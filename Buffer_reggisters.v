==> flow/design.v <==
`timescale 1ns / 1ps
module cofe_regs#(parameter WIDTH = 'd32, Q = 23'd8380417)(
   input                     clk,
   input                     en ,
   input      [4*WIDTH-1:0]  In ,  
   output reg [4*WIDTH-1:0]  Out   
	);
   reg [WIDTH-1:0] S00xDN, S10xDN, S20xDN, S30xDN;
   reg [WIDTH-1:0] S00xDP, S10xDP, S20xDP, S30xDP;
   reg [WIDTH-1:0] S01xDN, S11xDN, S21xDN, S31xDN;
   reg [WIDTH-1:0] S01xDP, S11xDP, S21xDP, S31xDP;
   reg [WIDTH-1:0] S02xDN, S12xDN, S22xDN, S32xDN;
   reg [WIDTH-1:0] S02xDP, S12xDP, S22xDP, S32xDP;
   reg [WIDTH-1:0] S03xDN, S13xDN, S23xDN, S33xDN;
   reg [WIDTH-1:0] S03xDP, S13xDP, S23xDP, S33xDP;
   always @(*) begin
      Out = en ? {S00xDP,S20xDP,S10xDP,S30xDP} : {S00xDP,S02xDP,S01xDP,S03xDP};
      if(en) begin
         S00xDN = S01xDP;
         S01xDN = S02xDP;
         S02xDN = S03xDP;
         S03xDN = In[WIDTH-1:0];
         S10xDN = S11xDP;
         S11xDN = S12xDP;
         S12xDN = S13xDP;
         S13xDN = In[2*WIDTH-1:WIDTH];
         S20xDN = S21xDP;
         S21xDN = S22xDP;
         S22xDN = S23xDP;
         S23xDN = In[3*WIDTH-1:2*WIDTH];
         S30xDN = S31xDP;
         S31xDN = S32xDP;
         S32xDN = S33xDP;
         S33xDN = In[4*WIDTH-1:3*WIDTH];
      end else begin
         S00xDN = S10xDP;
         S01xDN = S11xDP;
         S02xDN = S12xDP;
         S03xDN = S13xDP;
         S10xDN = S20xDP;
         S11xDN = S21xDP;
         S12xDN = S22xDP;
         S13xDN = S23xDP;
         S20xDN = S30xDP;
         S21xDN = S31xDP;
         S22xDN = S32xDP;
         S23xDN = S33xDP;
         S30xDN = In[  WIDTH-1:      0];
         S31xDN = In[2*WIDTH-1:  WIDTH];
         S32xDN = In[3*WIDTH-1:2*WIDTH];
         S33xDN = In[4*WIDTH-1:3*WIDTH];
      end
   end
   always @(posedge clk) begin
         S00xDP <= S00xDN; S10xDP <= S10xDN; S20xDP <= S20xDN; S30xDP <= S30xDN;
         S01xDP <= S01xDN; S11xDP <= S11xDN; S21xDP <= S21xDN; S31xDP <= S31xDN;
         S02xDP <= S02xDN; S12xDP <= S12xDN; S22xDP <= S22xDN; S32xDP <= S32xDN;
         S03xDP <= S03xDN; S13xDP <= S13xDN; S23xDP <= S23xDN; S33xDP <= S33xDN;  
   end
endmodule
# Reports on cofe_regs
# What the tools print for cofe_regs, step after step.
# Lines are those of the file above, counted from 1.
# The mark - stands for no value.
[inputs] top_module="cofe_regs" clk_port="clk" lib="sky130hd" lib_corner="tt_025C_1v80"

# Word level
# Source: Yosys, flattened and elaborated, memories not mapped. Widths are those after wreduce; folded enables and synchronous resets count as part of the registers. Registers that Yosys merges into a memory's read port (data or address) are not register bits. Print and check cells do not count. Equal cells are merged and count once.
[word_totals] word_cells=32 in_bits=130 reg_bits=512 output_inout_bits=128
[op_classes] mux=16
[ops] cell="32-bit 2-to-1 mux" count=15
[ops] cell="96-bit 2-to-1 mux" count=1

# Longest topological paths
# Yosys ltp: most cells in a row. Word level: on the elaborated netlist, between registers, memories and ports. Mapped: between sequential cells and ports; inverters and the memories' decode and read muxes count.
[logic_depth] ltp_word=1 ABC_AREA=0 depth_mapped=4 mapped_depth_nobuf=1

# Netlist
# The flow's flattened synthesis, as Yosys stat reports it; memories are mapped. The netlist is that of the ABC_AREA named above (0 if unset); the other value can give another one.
# Totals and module areas in this step are rounded.
[types] type="sky130_fd_sc_hd__dfxtp_1" count=512 area_total_um2=1.02E+04
[types] type="sky130_fd_sc_hd__mux2_2" count=576 area_total_um2=6.49E+03
[types] type="sky130_fd_sc_hd__buf_6" count=51 area_total_um2=574.301
[types] type="sky130_fd_sc_hd__clkbuf_8" count=10 area_total_um2=137.632
[types] type="sky130_fd_sc_hd__buf_2" count=3 area_total_um2=15.014
[synth_totals] n_buf=64 sequential_area_um2=10000 area_um2=17000 cells=1152 ff_cells=512

# Timing after synthesis
# Source: OpenSTA report_checks on the synthesized netlist (no wires, ideal clock, input and output delay 20% of the period each), path of least setup slack; recovery checks are left aside. Register names are those of the netlist, which keeps one name where synthesis merged equal registers.
[synth_timing] kind="in2out" start="input en" end="output Out[48]" n_path_buf=3 output_delay_ns=0.300 setup_slack_ns=0.104 input_delay_ns=0.300 driving_pins=4 delay_ns=0.796 t_arrival_ns=1.096 required_ns=1.200 clock_period_ns=1.5 launch_ns=0.300 synth_period_reached_ns=1.396
# "delay_ns" = arrival - input delay + setup time.
# At an output port there is no setup time.
# "driving_pins": output pins that drive a net of the path, with the launching flip-flop's if there is one; two outputs of one cell count as two.
# "synth_period_reached_ns" is the clock period less the worst setup slack; recovery checks do not enter. This is arithmetic on one report: input and output delays are still those of the set period (20% each).
# Between the ends stands the longest chain of elaborated cells between them, by number of cells; it is not shown to be the way that was timed. Of several equally long chains one is given.
# A line is the first line of the expression or statement that the cell stems from. Yosys adds cells for indexed reads and writes and turns some case tables into memories.
[synth_via] path_cell_list="sky130_fd_sc_hd__buf_6 sky130_fd_sc_hd__buf_6 sky130_fd_sc_hd__clkbuf_8 sky130_fd_sc_hd__mux2_2" elab_chain_cells=1 cells_between=1 cone_lines=1 classes_between="1 x mux"
[synth_rtl] element="from (decl)" line_no=4 text="input                     en ,"
[synth_rtl] element="96-bit 2-to-1 mux" line_no=17 text="Out = en ? {S00xDP,S20xDP,S10xDP,S30xDP} : {S00xDP,S02xDP,S01xDP,S03xDP};"
[synth_rtl] element="to (decl)" line_no=6 text="output reg [4*WIDTH-1:0]  Out"

# Worst path after layout
# Path of least setup slack in the final report of record 1 (OpenROAD, finished layout, wires in). Where an end is a register, its clock arrival counts in the times.
[layout_timing] kind="in2out" start="input en" end="output Out[81]" t_arrival_ns=1.27 setup_slack_ns=-0.13 clock_period_ns=1.43 driving_pins=4 n_path_buf=3 output_delay_ns=0.29 input_delay_ns=0.29 required_ns=1.14 launch_ns=0.29
# Between the ends stands the longest chain of elaborated cells between them, by number of cells; it is not shown to be the way that was timed. Of several equally long chains one is given.
[layout_via] path_cell_list="sky130_fd_sc_hd__buf_16 sky130_fd_sc_hd__bufbuf_16 sky130_fd_sc_hd__mux2_4 sky130_fd_sc_hd__buf_6" elab_chain_cells=1 cells_between=1 cone_lines=1 classes_between="1 x mux"
[layout_rtl] element="from (decl)" line_no=4 text="input                     en ,"
[layout_rtl] element="96-bit 2-to-1 mux" line_no=17 text="Out = en ? {S00xDP,S20xDP,S10xDP,S30xDP} : {S00xDP,S02xDP,S01xDP,S03xDP};"
[layout_rtl] element="to (decl)" line_no=6 text="output reg [4*WIDTH-1:0]  Out"

Wiki page: cofe_regs / flow data

Below are 2 stored runs of the flow (Yosys, OpenROAD; platform sky130hd) on cofe_regs, each with its settings and what was measured, unordered. Constraints: input delay and output delay 20% of the set period each, output load 0.01 pF.
"achieved clock period" means the clock period less the worst setup slack. The figure is calculated, with input and output delays left at 20% of the set period.
"worst setup path time" is the time allowed to the run's worst setup path (the clock period less input and output delay, where it has them) less its slack. Clock arrival times count: a late capture clock shortens it, a late launch clock lengthens it.
By "power" is meant OpenSTA's value without simulated activity: inputs other than the clock are taken to toggle once in ten clock periods, and the tool carries that through the logic.
Values from the reports are rounded here.
[record 1] settings: period_ns=1.43, CORE_UTILIZATION=55, SETUP_SLACK_MARGIN=-0.0, PLACE_DENSITY_LB_ADDON=0.06, CORE_ASPECT_RATIO=1.12, CORE_MARGIN=10, CELL_PAD_IN_SITES_GLOBAL_PLACEMENT=2, GPL_TIMING_DRIVEN=1, CAP_MARGIN=20, SLEW_MARGIN=20
[record 1] result: chip area after synthesis (Yosys) 17000 µm², die area 39000 µm², standard-cell area of the final layout 23000 µm², worst setup slack after layout -0.13 ns, power 35 mW, achieved clock period 1.559 ns, worst setup path time 0.99 ns, worst setup path kind in2out
[record 2] settings: period_ns=0.976, CORE_UTILIZATION=71, SETUP_SLACK_MARGIN=-0.03, PLACE_DENSITY_LB_ADDON=0.27, CORE_MARGIN=7, CTS_CLUSTER_SIZE=37, CTS_CLUSTER_DIAMETER=45, CAP_MARGIN=25, MIN_ROUTING_LAYER=met1, SLEW_MARGIN=20
[record 2] result: chip area after synthesis (Yosys) 17000 µm², die area 29000 µm², standard-cell area of the final layout 23000 µm², worst setup slack after layout -0.56 ns, power 52 mW, achieved clock period 1.535 ns, worst setup path time 1.34 ns, worst setup path kind reg2out
