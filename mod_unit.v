==> flow/design.v <==
`timescale 1ns / 1ps
module mod_add #(parameter Q = 23'd8380417,parameter WIDTH = 'd23)(
	input              clk,
	input  [WIDTH-1:0] ina,
	input  [WIDTH-1:0] inb,
	output [WIDTH-1:0] out
);
    reg  [WIDTH  :0] add_res;
    wire [WIDTH  :0] temp;
	always@(posedge clk) begin
		add_res <= ina + inb;
	end
	assign temp = add_res - Q;
	assign out = temp[WIDTH] ? add_res : temp[22:0];
endmodule
module mod_sub #(parameter Q = 23'd8380417,parameter WIDTH = 'd23)(
	input              clk,
	input  [WIDTH-1:0] ina,
	input  [WIDTH-1:0] inb,
	output [WIDTH-1:0] out
);
    reg [WIDTH:0] sub_res;
    reg [WIDTH-1:0] temp;
	always@(posedge clk) begin
		sub_res <= ina - inb;
	end
	assign out = sub_res[WIDTH] ? sub_res + Q : sub_res;
endmodule
module x_4 #(parameter Q = 23'd8380417,parameter WIDTH = 'd23)(
	input  [WIDTH-1:0] ina,
	output [WIDTH-1:0] out
);
    wire [WIDTH-1:0] temp;
	assign temp =  ina[0] ? {1'd0,( ina >> 1) + ((Q + 1) >> 1)} : {1'd0, ina >>1};
	assign out  = temp[0] ? {1'd0,(temp >> 1) + ((Q + 1) >> 1)} : {1'd0,temp >>1};
endmodule
module mod_mult#(parameter Q = 23'd8380417,parameter WIDTH = 'd23)(
	input              clk,
	input  [WIDTH-1:0] ina,
	input  [WIDTH-1:0] inb,  
	output [WIDTH-1:0] out    
);
	wire a,b;
	wire [WIDTH:0] c;
  	(* keep = "true" *) reg [45:0] mult_res;
  	wire [45:0] m ;
	mult_stage mult_stage(clk,ina,inb,m);
	always@(posedge clk) begin
		mult_res <= m ;					
	end
	Barrett REDUCER1(clk,0,a,1,mult_res,1,b,out,c);
endmodule
module mult_stage(
    input               clk  ,
    input      [22:0]   mult0,
    input      [22:0]   mult1,
    output     [45:0]   data_o
);
    wire [13:0] mult1_0 = mult1[13: 0];        
    wire [ 8:0] mult1_1 = mult1[22:14];        
    wire [32:0] add_res0 ;
    reg  [36:0] mult_res0;
    reg  [31:0] mult_res1;
    always@(posedge clk) begin
        (* keep = "true" *) mult_res0 <= mult1_0 * mult0;     
        (* keep = "true" *) mult_res1 <= mult1_1 * mult0;     
    end
    assign add_res0 = mult_res0[36:14] + mult_res1;    
    assign data_o = {add_res0,mult_res0[13:0]};
endmodule
Reports on mult_stage

The steps from the RTL of mult_stage to its reports follow in flow order.
Line numbers count from 1 in the design file above.
Operators carry their Yosys type and port widths (W data, S select, Z words).
Cell names lack the library's common part.
The mark n/a stands for no value.

Design top: mult_stage
Clock: clk
Library: sky130hd
Corner: tt_025C_1v80

After elaboration

Counts by Yosys on the flattened word-level netlist (proc, flatten, opt, wreduce; memories kept). Register bits leave out memories and registers merged into their read ports (data or address); mux counts leave out enables and synchronous resets folded into registers. Print and check cells are left out. Cells with the same type and inputs are merged into one.

Memories kept: 0
Bits of input ports: 47
Word width x clocked read ports: 0
Output and inout bits: 46
Bits in latches: 0
Bits in writable memories: 0
Flip-flop bits (word level): 69
Elaborated cells: 5
Memory bits (read-only): 0

Reduce/logical cells: 0
Shift operators: 0
Equality and inequality tests: 0
Magnitude comparators: 0
Add/subtract/negate cells: 1
Multiplexer cells: 0
Bitwise operators: 0
$mul: 2
Div/mod/pow operators: 0

Operators with widths:

| kind             | count |
| $mul A14 B23 Y37 | 1 |
| $mul A9 B23 Y32  | 1 |
| $add A23 B32 Y32 | 1 |

Longest topological paths

Yosys ltp: most cells in a row. Word level: on the elaborated netlist, between registers, memories and ports. Mapped: between sequential cells and ports; inverters and the memories' decode and read muxes count.

Depth in word-level cells: 1
ABC_AREA: 0
Mapped depth: 24
Depth with buffers taken out: 23

Synthesis result

Yosys stat after the flow's synthesis: flattened, memories mapped to cells. It holds for the ABC_AREA given above (unset counts as 0); a run with the other value may have another netlist.

Flip-flop cells: 69
Area of sequential cells: 1381.3 um2
Buffer cells: 114
Standard cells after synthesis: 2210
Mapped area: 19396.1 um2

Cell types:

| cell     | count | total area (um2) |
| fa_1     | 398   | 7.97E+03 |
| ha_1     | 176   | 2.2E+03 |
| inv_1    | 435   | 1.63E+03 |
| and2_1   | 226   | 1.41E+03 |
| dfxtp_1  | 69    | 1.38E+03 |
| nand2_1  | 355   | 1.33E+03 |
| xnor2_1  | 66    | 578.054 |
| a21oi_1  | 77    | 385.37 |
| clkbuf_1 | 100   | 375.36 |
| a21o_1   | 36    | 270.259 |
| xor2_1   | 21    | 183.926 |
| nor2_1   | 47    | 176.419 |
| o21ai_0  | 34    | 170.163 |
| buf_4    | 14    | 105.101 |
| nand3_1  | 14    | 70.067 |
| o21a_1   | 9     | 67.565 |
| a211oi_2 | 5     | 62.56 |
| nand2b_1 | 10    | 62.56 |

Other cell types: 45; their cells: 118.

Path before layout

OpenSTA on the mapped netlist: ideal clock, no wires. The path of least setup slack (recovery checks aside). Input and output delay are each 20% of the period. Register names are those of the netlist, which keeps one name where synthesis merged equal registers.

Path type: input-to-reg
Start: input mult1[2]
End: register mult_res0[35]
Time at the first pin: 1.576 ns
Buffers on the path: 1
Data required time: 7.808 ns
Setup slack: 0.928 ns
Arrival: 6.880 ns
Delay of the path: 5.376 ns
Stages on the path: 22
Period: 7.88 ns
Setup time: 0.072 ns
External input delay: 1.576 ns
Synthesis period reached: 6.952 ns

"delay of the path" is the arrival time less input delay plus setup time.
"stages on the path": output pins that drive a net of the path, with the launching flip-flop's if there is one; two outputs of one cell count as two.
"synthesis period reached" = period - worst setup slack (recovery checks aside). The figure is calculated, with input and output delays left at 20% of the set period.
Between the ends stands the longest chain of elaborated cells between them, by number of cells; it is not shown to be the way that was timed. Of several equally long chains one is given.
A line is the first line of the expression or statement that the cell stems from. Yosys adds cells for indexed reads and writes and turns some case tables into memories.

Cells stage by stage: clkbuf_1 -> and2_1 -> fa_1 -> inv_1 -> fa_1 -> inv_1 -> fa_1 -> fa_1 -> fa_1 -> inv_1 -> fa_1 -> inv_1 -> ha_1 -> a21oi_1 -> o21ai_0 -> or4_1 -> o21ai_1 -> nand2_1 -> a21oi_2 -> o21ai_1 -> a2111oi_2 -> xnor2_1
Length of the longest elaborated chain: 1
Elaborated cells on any way between the ends: 1
RTL lines with such cells: 1
Those cells by class: mul (1)

RTL lines, path after synthesis:

| element            | RTL line | text |
| start: declaration | 56       | `input      [22:0]   mult1,` |
| $mul A14 B23 Y37   | 65       | `(* keep = "true" *) mult_res0 <= mult1_0 * mult0;` |
| end: assignment    | 65       |  |
| end: declaration   | 62       | `reg  [36:0] mult_res0;` |

Worst path after layout

From the final timing report of run A: the path of least setup slack in the routed layout; clock arrival at registers is part of the times.

Path type: input-to-reg
Start: input mult1[2]
End: register mult_res0[35]
Setup time: 0.11 ns
Data required time: 8.14 ns
External input delay: 1.58 ns
Buffers on the path: 3
Period: 7.89 ns
Setup slack: 0.64 ns
Arrival: 7.50 ns
Time at the first pin: 1.58 ns
Stages on the path: 22

Between the ends stands the longest chain of elaborated cells between them, by number of cells; it is not shown to be the way that was timed. Of several equally long chains one is given.

Cells stage by stage: buf_6 -> clkbuf_16 -> buf_4 -> nand2_2 -> fa_1 -> fa_1 -> inv_1 -> fa_1 -> inv_1 -> fa_1 -> fa_1 -> fa_1 -> inv_1 -> ha_4 -> a21o_1 -> or4_4 -> o21ai_4 -> nand2_4 -> a21oi_4 -> o21ai_4 -> a2111oi_4 -> xnor2_2
Length of the longest elaborated chain: 1
Elaborated cells on any way between the ends: 1
RTL lines with such cells: 1
Those cells by class: mul (1)

RTL lines, path post-layout:

| element            | RTL line | text |
| start: declaration | 56       | `input      [22:0]   mult1,` |
| $mul A14 B23 Y37   | 65       | `(* keep = "true" *) mult_res0 <= mult1_0 * mult0;` |
| end: assignment    | 65       |  |
| end: declaration   | 62       | `reg  [36:0] mult_res0;` |

Subject: mult_stage on sky130hd, stored results

Hello all,

Measured results for mult_stage: 2 stored runs of the Yosys and OpenROAD flow on sky130hd. The settings differ; the order carries no meaning. The constraints put input and output delay at 20% of the set period each and load the outputs with 0.01 pF.
By "clock period reached" is meant the clock period of the run minus its worst setup slack. This is arithmetic on one report: input and output delays are still those of the set period (20% each).
"critical setup path time" is the time allowed to the run's worst setup path (the clock period less input and output delay, where it has them) less its slack. Clock arrival times count: a late capture clock shortens it, a late launch clock lengthens it.
Settings: . = not set for that run.

| setting or result                     | run A        | run B        |
| period_ns                             | 7.89         | 10.1         |
| CORE_UTILIZATION                      | 21           | 46           |
| SETUP_SLACK_MARGIN                    | 2.01         | -0.56        |
| PLACE_DENSITY                         | 0.58         | .            |
| CORE_ASPECT_RATIO                     | 0.61         | .            |
| CELL_PAD_IN_SITES_GLOBAL_PLACEMENT    | 3            | .            |
| CELL_PAD_IN_SITES_DETAIL_PLACEMENT    | 0            | 0            |
| ABC_AREA                              | 0            | .            |
| GPL_TIMING_DRIVEN                     | 0            | 1            |
| GPL_ROUTABILITY_DRIVEN                | 1            | .            |
| CTS_CLUSTER_SIZE                      | 84           | 42           |
| CAP_MARGIN                            | 20           | 20           |
| CORE_MARGIN                           | 2            | 2            |
| SLEW_MARGIN                           | 20           | 20           |
| PLACE_DENSITY_LB_ADDON                | .            | 0.19         |
| TNS_END_PERCENT                       | .            | 20           |
| worst hold slack after layout (ns)    | 1.558        | 2.503        |
| Yosys chip area after synthesis (um2) | 19396.1      | 19396.1      |
| post-route setup TNS (ns)             | 0.000        | 0.000        |
| worst setup slack after layout (ns)   | 0.643        | 1.637        |
| std-cell area (final layout) (um2)    | 25535.7      | 21018.9      |
| critical setup path time (ns)         | 5.67         | 6.44         |
| worst path kind                       | input-to-reg | input-to-reg |
| utilization in the final report (%)   | 27.8         | 50.3         |
| area of the die (um2)                 | 94885.4      | 43823.2      |
| clock period reached (ns)             | 7.247        | 8.463        |

Thanks
